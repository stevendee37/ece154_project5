==> flow/design.v <==
module maindec(input clk, reset,
	       input [5:0] op,
	       output PCWrite, MemWrite, IRWrite,
	       output RegWrite, ALUSrcA, Branch, IorD,
	       output MemtoReg, RegDst,
	       output [1:0] ALUSrcB, PCSrc, ALUOp);
  reg [16:0] controls;
  reg [4:0] state, nextState;
  always @(posedge clk or posedge reset) begin
    if(reset) state <= 5'b00000;
    else state <= nextState;
  end
  always@(*) begin
    case(state)
	5'b00000: nextState <= 5'b00001;			 
	5'b00001: case(op)					 
			6'b000000: nextState <= 5'b00110;		 
			6'b100011: nextState <= 5'b00010;		 
			6'b101011: nextState <= 5'b00010;		 
			6'b000100: nextState <= 5'b01000;		 
			6'b001000: nextState <= 5'b01001;		 
			6'b000010: nextState <= 5'b01011;		 
			default: nextState <= 5'bxxxxx;			 
			endcase
	5'b00010: case(op)					 
			6'b100011: nextState <= 5'b00011;		 
			6'b101011: nextState <= 5'b00101;		 
			default: nextState <= 5'bxxxxx;			 
			endcase
	5'b00011: nextState <= 5'b00100;			 
	5'b00100: nextState <= 5'b00000;			 
	5'b00101: nextState <= 5'b00000;			 
	5'b00110: nextState <= 5'b00111;			 
	5'b00111: nextState <= 5'b00000;			 
	5'b01000: nextState <= 5'b00000;			 
	5'b01001: nextState <= 5'b01010;			 
	5'b01010: nextState <= 5'b00000;			 
	5'b01011: nextState <= 5'b00000;			 
	default: nextState <= 5'b00000;			 
    endcase
  end
  assign {PCWrite, MemWrite, IRWrite, RegWrite, ALUSrcA, Branch,
	  IorD, MemtoReg, RegDst, ALUSrcB, PCSrc, ALUOp} = controls;
  always@(*) begin
    case(state)
	5'b00000: controls <= 15'b101000000010000;	 
	5'b00001: controls <= 15'b000000000110000;	 
	5'b00010: controls <= 15'b000010000100000;	 
	5'b00011: controls <= 15'b000000100000000;	 
	5'b00100: controls <= 15'b000100010000000;	 
	5'b00101: controls <= 15'b010000100000000;	 
	5'b00110: controls <= 15'b000010000000010;	 
	5'b00111: controls <= 15'b000100001000000;	 
	5'b01000: controls <= 15'b000011000000101;	 
	5'b01001: controls <= 15'b000010000100000;	 
	5'b01010: controls <= 15'b000100000000000;       
	5'b01011: controls <= 15'b100000000001000;	 
	default: controls <= 15'bxxxxxxxxxxxxxxx;	 
    endcase
  end
endmodule
module aludec(input [5:0] funct,
	      input [1:0] aluop,
	      output reg [2:0] alucontrol);
  always@(*) begin
    case(aluop)
	2'b00: alucontrol <= 3'b010;   
	2'b01: alucontrol <= 3'b110;   
	default: case(funct)
		6'b100000: alucontrol <= 3'b010;  
        	6'b100010: alucontrol <= 3'b110;  
        	6'b100100: alucontrol <= 3'b000;  
        	6'b100101: alucontrol <= 3'b001;  
        	6'b101010: alucontrol <= 3'b111;  
		default: alucontrol <= 3'bxxx;  
	endcase
    endcase
  end
endmodule
module mips(input        clk, reset,
            output [31:0] adr, writedata,
            output        memwrite,
            input [31:0] readdata);
  wire        zero, pcen, irwrite, regwrite,
               alusrca, iord, memtoreg, regdst;
  wire [1:0]  alusrcb, pcsrc;
  wire [2:0]  alucontrol;
  wire [5:0]  op, funct;
  controller c(clk, reset, op, funct, zero,
               pcen, memwrite, irwrite, regwrite,
               alusrca, iord, memtoreg, regdst, 
               alusrcb, pcsrc, alucontrol);
  datapath dp(clk, reset, 
              pcen, irwrite, regwrite,
              alusrca, iord, memtoreg, regdst,
              alusrcb, pcsrc, alucontrol,
              op, funct, zero,
              adr, writedata, readdata);
endmodule
module controller(input       clk, reset,
                  input [5:0] op, funct,
                  input       zero,
                  output       pcen, memwrite, irwrite, regwrite,
                  output       alusrca, iord, memtoreg, regdst,
                  output [1:0] alusrcb, pcsrc,
                  output [2:0] alucontrol);
  wire [1:0] aluop;
  wire branch, pcwrite;
  maindec md(clk, reset, op, pcwrite, memwrite, irwrite, regwrite, alusrca, branch, iord,
	     memtoreg, regdst, alusrcb, pcsrc, aluop);
  aludec ad(funct, aluop, alucontrol);
  assign pcen = pcwrite | (branch & zero);
endmodule
module datapath(input        clk, reset,
                input        pcen, irwrite, regwrite,
                input        alusrca, iord, memtoreg, regdst,
                input [1:0]  alusrcb, pcsrc, 
                input [2:0]  alucontrol,
                output [5:0]  op, funct,
                output        zero,
                output [31:0] adr, writedata, 
                input [31:0] readdata);
  wire [4:0] writereg;
  wire [31:0] pcnext, pc;
  wire [31:0] instr, data, srca, srcb;
  wire [31:0] a;
  wire [31:0] aluresult, aluout;
  wire [31:0] signimm;
  wire [31:0] signimmsh;
  wire [31:0] wd3, rd1, rd2;
  assign op = instr[31:26];
  assign funct = instr[5:0];
  flopenr #(32) pcreg(clk, reset, pcen, pcnext, pc);
  mux2 #(32) adrmux(pc, aluout, iord, adr);
  flopenr #(32) instrreg(clk, reset, irwrite, readdata, instr);
  flopr #(32) datareg(clk, reset, readdata, data);
  mux2 #(5) regdstmux(instr[20:16], instr[15:11], regdst, writereg);
  mux2 #(32) wdmux(aluout, data, memtoreg, wd3);
  regfile rf(clk, regwrite, instr[25:21], instr[20:16], writereg,
	     wd3, rd1, rd2);
  signext se(instr[15:0], signimm);
  sl2 immsh(signimm, signimmsh);
  flopr #(32) areg(clk, reset, rd1, a);
  flopr #(32) breg(clk, reset, rd2, writedata);
  mux2 #(32) srcamux(pc, a, alusrca, srca);
  mux4 #(32) srcbmux(writedata, 32'b100, signimm, signimmsh, alusrcb, srcb);
  ALU alu(srca, srcb, alucontrol, aluresult, zero);
  flopr #(32) alureg(clk, reset, aluresult, aluout);
  mux3 #(32) pcmux(aluresult, aluout, {pc[31:28], instr[25:0], 2'b00}, pcsrc, pcnext);
endmodule
======== Step by step through the tools: controller ========
Tool output for the design above, in the order of the flow.
Line numbers count from 1 in the design file above.
Cell names lack the library's common part.
A cell with n/a has no value.
design
  design top .............................. controller
  clock ................................... clk
  library ................................. sky130hd
  library corner .......................... tt_025C_1v80

======== Word level ========
Yosys after proc, flatten, opt, wreduce and memory -nomap, before mapping. Enables and synchronous resets that opt folds into registers are not counted as muxes. Memory bits, and registers merged into a memory's read port (data or address), are not among the register bits. Print and check cells are not counted. Equal cells are merged and count once.
Memory sizes are those after Yosys's memory passes, which may raise the word count (mostly to a power of two), join words into wider ones and drop unused or constant bits.
bit counts
  bits in registers ....................... 5
  bits in read-only memories .............. 240
  memories kept ........................... 1
  elaborated cells ........................ 30
  input port bits ......................... 15
  output and inout bits ................... 15
operators by class
  bitwise gates (word level) .............. 2
  reductions and logical operators ........ 4
  mux-type cells .......................... 6
  equal/unequal tests ..................... 16
memories
  name              words  bits a word  read ports  wr ports  line  source
  (name not given)  16     15           1           0         45    case(state)
operators by type and width
  kind                                            count
  == test 6 bit (second input constant)           7
  parallel mux 5 bit (select 6 bit)               1
  parallel mux 5 bit (select 5 bit)               1
  parallel mux 3 bit (select 5 bit)               1
  two-way mux 15 bit                              1
  == test 5 x 2 -> 1 bit (second input constant)  2
  parallel mux 5 bit (select 2 bit)               1
  == test 6 x 2 -> 1 bit (second input constant)  1
  == test 6 x 3 -> 1 bit (second input constant)  1
  == test 6 x 4 -> 1 bit (second input constant)  1
  logical NOT 6 bit                               1
  parallel mux 3 bit (select 2 bit)               1
  == test 5 x 1 -> 1 bit (second input constant)  1
  == test 5 x 3 -> 1 bit (second input constant)  1
  == test 5 x 4 -> 1 bit (second input constant)  1
  logical NOT 5 bit                               1
  == test 2 x 1 -> 1 bit (second input constant)  1
  logical NOT 2 bit                               1
  OR reduction 2 bit                              1
  bitwise AND 1 bit                               1
  OR 1 bit                                        1

======== Logic depth ========
Longest topological path by Yosys (ltp), each cell counted once; first at word level (registers and memories cut), then after technology mapping (sequential cells cut; the memories' decode and read muxes count).
logic depth
  depth after elaboration ................. 4
  ABC_AREA ................................ 0
  gate-level depth with buffers ........... 5
  mapped depth without buffers ............ 5

======== Mapped cells and area ========
Source: synth_stat.txt of the flow (Yosys; design flattened, memories mapped). It holds for the ABC_AREA given above (unset counts as 0); a run with the other value may have another netlist.
cells by type
  type      count  area in all (um2)
  dfrtp_1   4      100.096
  ha_1      4      50.048
  and2_1    6      37.536
  nand2_1   6      22.522
  a21oi_1   4      20.019
  nor3_1    4      20.019
  o21ai_0   4      20.019
  inv_1     5      18.768
  nor2_1    5      18.768
  xor2_1    2      17.517
  o21bai_1  2      15.014
  and4b_1   1      10.01
  nor4bb_1  1      10.01
  or4b_1    1      10.01
  a211o_1   1      8.758
  a22o_1    1      8.758
  and2b_2   1      8.758
  nand4b_1  1      8.758
Other cell types: 11; their cells: 11.
synthesis totals
  cell count .............................. 64
  flip-flop cells ......................... 4
  sequential area ......................... 100.1 um2
  cell area after synthesis ............... 479.2 um2
  buffer cells ............................ 2
By module: a second synthesis without flattening, with its own total; a netlist apart from the flattened one above.
unflattened totals
  cells (unflattened synthesis) ........... 65
  area (unflattened synthesis) ............ 516.7 um2
Each row is one instance without its submodules.
by module
  module      area (um2)  sequential area (um2)  times used  cells
  maindec     445.4       100.1                  1           56
  aludec      63.8        0.0                    1           8
  controller  7.5         0.0                    1           1

======== Worst setup path after synthesis ========
Source: OpenSTA report_checks on the synthesized netlist (no wires, ideal clock, input and output delay 20% of the period each), path of least setup slack; recovery checks are left aside. Register names are those of the netlist, which keeps one name where synthesis merged equal registers.
timing post-synthesis
  kind .................................... flip-flop to output port
  start ................................... register md.state[0]
  end ..................................... output alucontrol[1]
  data required time ...................... 1.296 ns
  external output delay ................... 0.324 ns
  delay of the path ....................... 1.307 ns
  arrival ................................. 1.307 ns
  slack ................................... -0.011 ns
  period .................................. 1.62 ns
  launch time at the first pin ............ 0.000 ns
  path buffers ............................ 0
  driving pins on the path ................ 5
  synthesis period reached ................ 1.631 ns
"delay of the path" = arrival - input delay + setup time.
A path that ends at an output port has no setup time.
"driving pins on the path" counts driving pins, that of a launching flip-flop among them; a cell with two outputs on the path counts twice.
"synthesis period reached" = period - worst setup slack (recovery checks aside). The figure is calculated, with input and output delays left at 20% of the set period.
Between the ends stands the longest chain of elaborated cells between them, by number of cells; it is not shown to be the way that was timed. Of several equally long chains one is given.
Each line given opens the expression or statement behind the cell; cells for indexed reads and writes are added by Yosys, which also makes memories of some case tables.
A memory read counts as a cell of the chain, while the word-level depth stops at memories.
between the ends, post-synthesis
  cells stage by stage .................... dfrtp_1 -> inv_1 -> ha_1 -> nand4b_1 -> or4b_1
  length of the longest elaborated chain .. 4
  elaborated cells between the ends (all ways) .. 5
  source lines of those cells ............. 2
  those cells by class .................... 1 x eq/ne; 2 x mux; 1 x reduce/logical; 1 x memory
ends and longest elaborated chain, post-synthesis
  what                               line  source
  start, declared                    8     reg [4:0] state, nextState;
  start, assigned                    10    if(reset) state <= 5'b00000;
  start, assigned                    11    else state <= nextState;
  memory read (16 x 15 bit)          45    case(state)
  two-way mux 15 bit                 45
  == test 2 x 1 -> 1 bit             66    case(aluop)
  parallel mux 3 bit (select 2 bit)  66
  end, declared                      106   output [2:0] alucontrol);

======== Worst path after layout ========
From the final timing report of stored run 1: the path of least setup slack in the routed layout; clock arrival at registers is part of the times.
timing after layout
  kind .................................... input port to output port
  start ................................... input funct[4]
  end ..................................... output alucontrol[1]
  period .................................. 1.87 ns
  input delay ............................. 0.37 ns
  slack ................................... -0.07 ns
  data required time ...................... 1.50 ns
  driving pins on the path ................ 4
  external output delay ................... 0.37 ns
  path buffers ............................ 2
  launch time at the first pin ............ 0.37 ns
  arrival ................................. 1.56 ns
Between the ends stands the longest chain of elaborated cells between them, by number of cells; it is not shown to be the way that was timed. Of several equally long chains one is given.
between the ends, after layout
  cells stage by stage .................... clkdlybuf4s50_1 -> nand4b_1 -> or4b_1 -> buf_2
  length of the longest elaborated chain .. 3
  elaborated cells between the ends (all ways) .. 7
  source lines of those cells ............. 2
  those cells by class .................... 5 x eq/ne; 2 x mux
ends and longest elaborated chain, after layout
  what                               line  source
  start, declared                    101   input [5:0] op, funct,
  == test 6 bit                      69    default: case(funct)
  parallel mux 3 bit (select 5 bit)  69
  parallel mux 3 bit (select 2 bit)  66    case(aluop)
  end, declared                      106   output [2:0] alucontrol);

Add stored flow runs of controller

Stored flow runs of controller (2 of them; Yosys, OpenROAD, sky130hd). They differ in their settings and are not a sequence. Constraints: input delay and output delay 20% of the set period each, output load 0.01 pF.
"period reached" means the clock period less the worst setup slack. The figure is calculated, with input and output delays left at 20% of the set period.
"critical path time": the worst setup path's part of the clock period (all of it between registers, 20% less for each end at a port) less its slack. A launch clock that arrives late makes it longer, a capture clock that arrives late makes it shorter.
"power consumption" is the tool's figure for a default switching activity; nothing was simulated.

======== stored run 1 ========
==> flow/run.sh <==
#!/bin/bash
# the make line also repeats the synthesis and layout settings of config.mk as NAME=value (left out here)
make -C /OpenROAD-flow-scripts/flow DESIGN_CONFIG=/design/flow/config.mk WORK_HOME=/design/flow/orfs CLKGATE_MAP_FILE= finish
==> flow/config.mk <==
export PLATFORM = sky130hd
export DESIGN_NAME = controller
export DESIGN_NICKNAME = controller
export VERILOG_FILES = /design/flow/design.v
export SDC_FILE = /design/flow/constraint.sdc
export NUM_CORES = 4
export LEC_CHECK = 0
export CAP_MARGIN = 0
export CORE_MARGIN = 2
export CORE_UTILIZATION = 28
export CTS_CLUSTER_DIAMETER = 58
export CTS_CLUSTER_SIZE = 60
export PLACE_DENSITY_LB_ADDON = 0.12
export SLEW_MARGIN = 20
export TNS_END_PERCENT = 35
==> flow/constraint.sdc <==
create_clock -name core_clock -period 1.87 [get_ports {clk}]
set_input_delay 0.3740 -clock core_clock [delete_from_list [all_inputs] [get_ports {clk}]]
set_output_delay 0.3740 -clock core_clock [all_outputs]
set_load 0.01 [all_outputs]

-------- measured, stored run 1 --------
  standard-cell area after routing ........ 974.7 um2
  total negative setup slack .............. -0.135 ns
  utilization of the finished layout ...... 0.625
  total die area .......................... 2058.4 um2
  chip area after synthesis (Yosys) ....... 479.2 um2
  power consumption ....................... 1117 uW
  lowest setup slack ...................... -0.068 ns
  critical path time ...................... 1.19 ns
  worst path kind ......................... input port to output port
  period reached .......................... 1.938 ns

======== stored run 2 ========
==> flow/run.sh <==
#!/bin/bash
# the make line also repeats the synthesis and layout settings of config.mk as NAME=value (left out here)
make -C /OpenROAD-flow-scripts/flow DESIGN_CONFIG=/design/flow/config.mk WORK_HOME=/design/flow/orfs CLKGATE_MAP_FILE= finish
==> flow/config.mk <==
export PLATFORM = sky130hd
export DESIGN_NAME = controller
export DESIGN_NICKNAME = controller
export VERILOG_FILES = /design/flow/design.v
export SDC_FILE = /design/flow/constraint.sdc
export NUM_CORES = 4
export LEC_CHECK = 0
export CAP_MARGIN = 0
export CELL_PAD_IN_SITES_GLOBAL_PLACEMENT = 2
export CORE_ASPECT_RATIO = 1.7
export CORE_MARGIN = 2
export CORE_UTILIZATION = 63
export CTS_CLUSTER_DIAMETER = 174
export CTS_CLUSTER_SIZE = 57
export PLACE_DENSITY = 0.59
export SLEW_MARGIN = 20
export TNS_END_PERCENT = 25
==> flow/constraint.sdc <==
create_clock -name core_clock -period 2.64 [get_ports {clk}]
set_input_delay 0.5280 -clock core_clock [delete_from_list [all_inputs] [get_ports {clk}]]
set_output_delay 0.5280 -clock core_clock [all_outputs]
set_load 0.01 [all_outputs]

-------- stored run 2 --------
  not finished: floorplanning ended with error PDN-0185
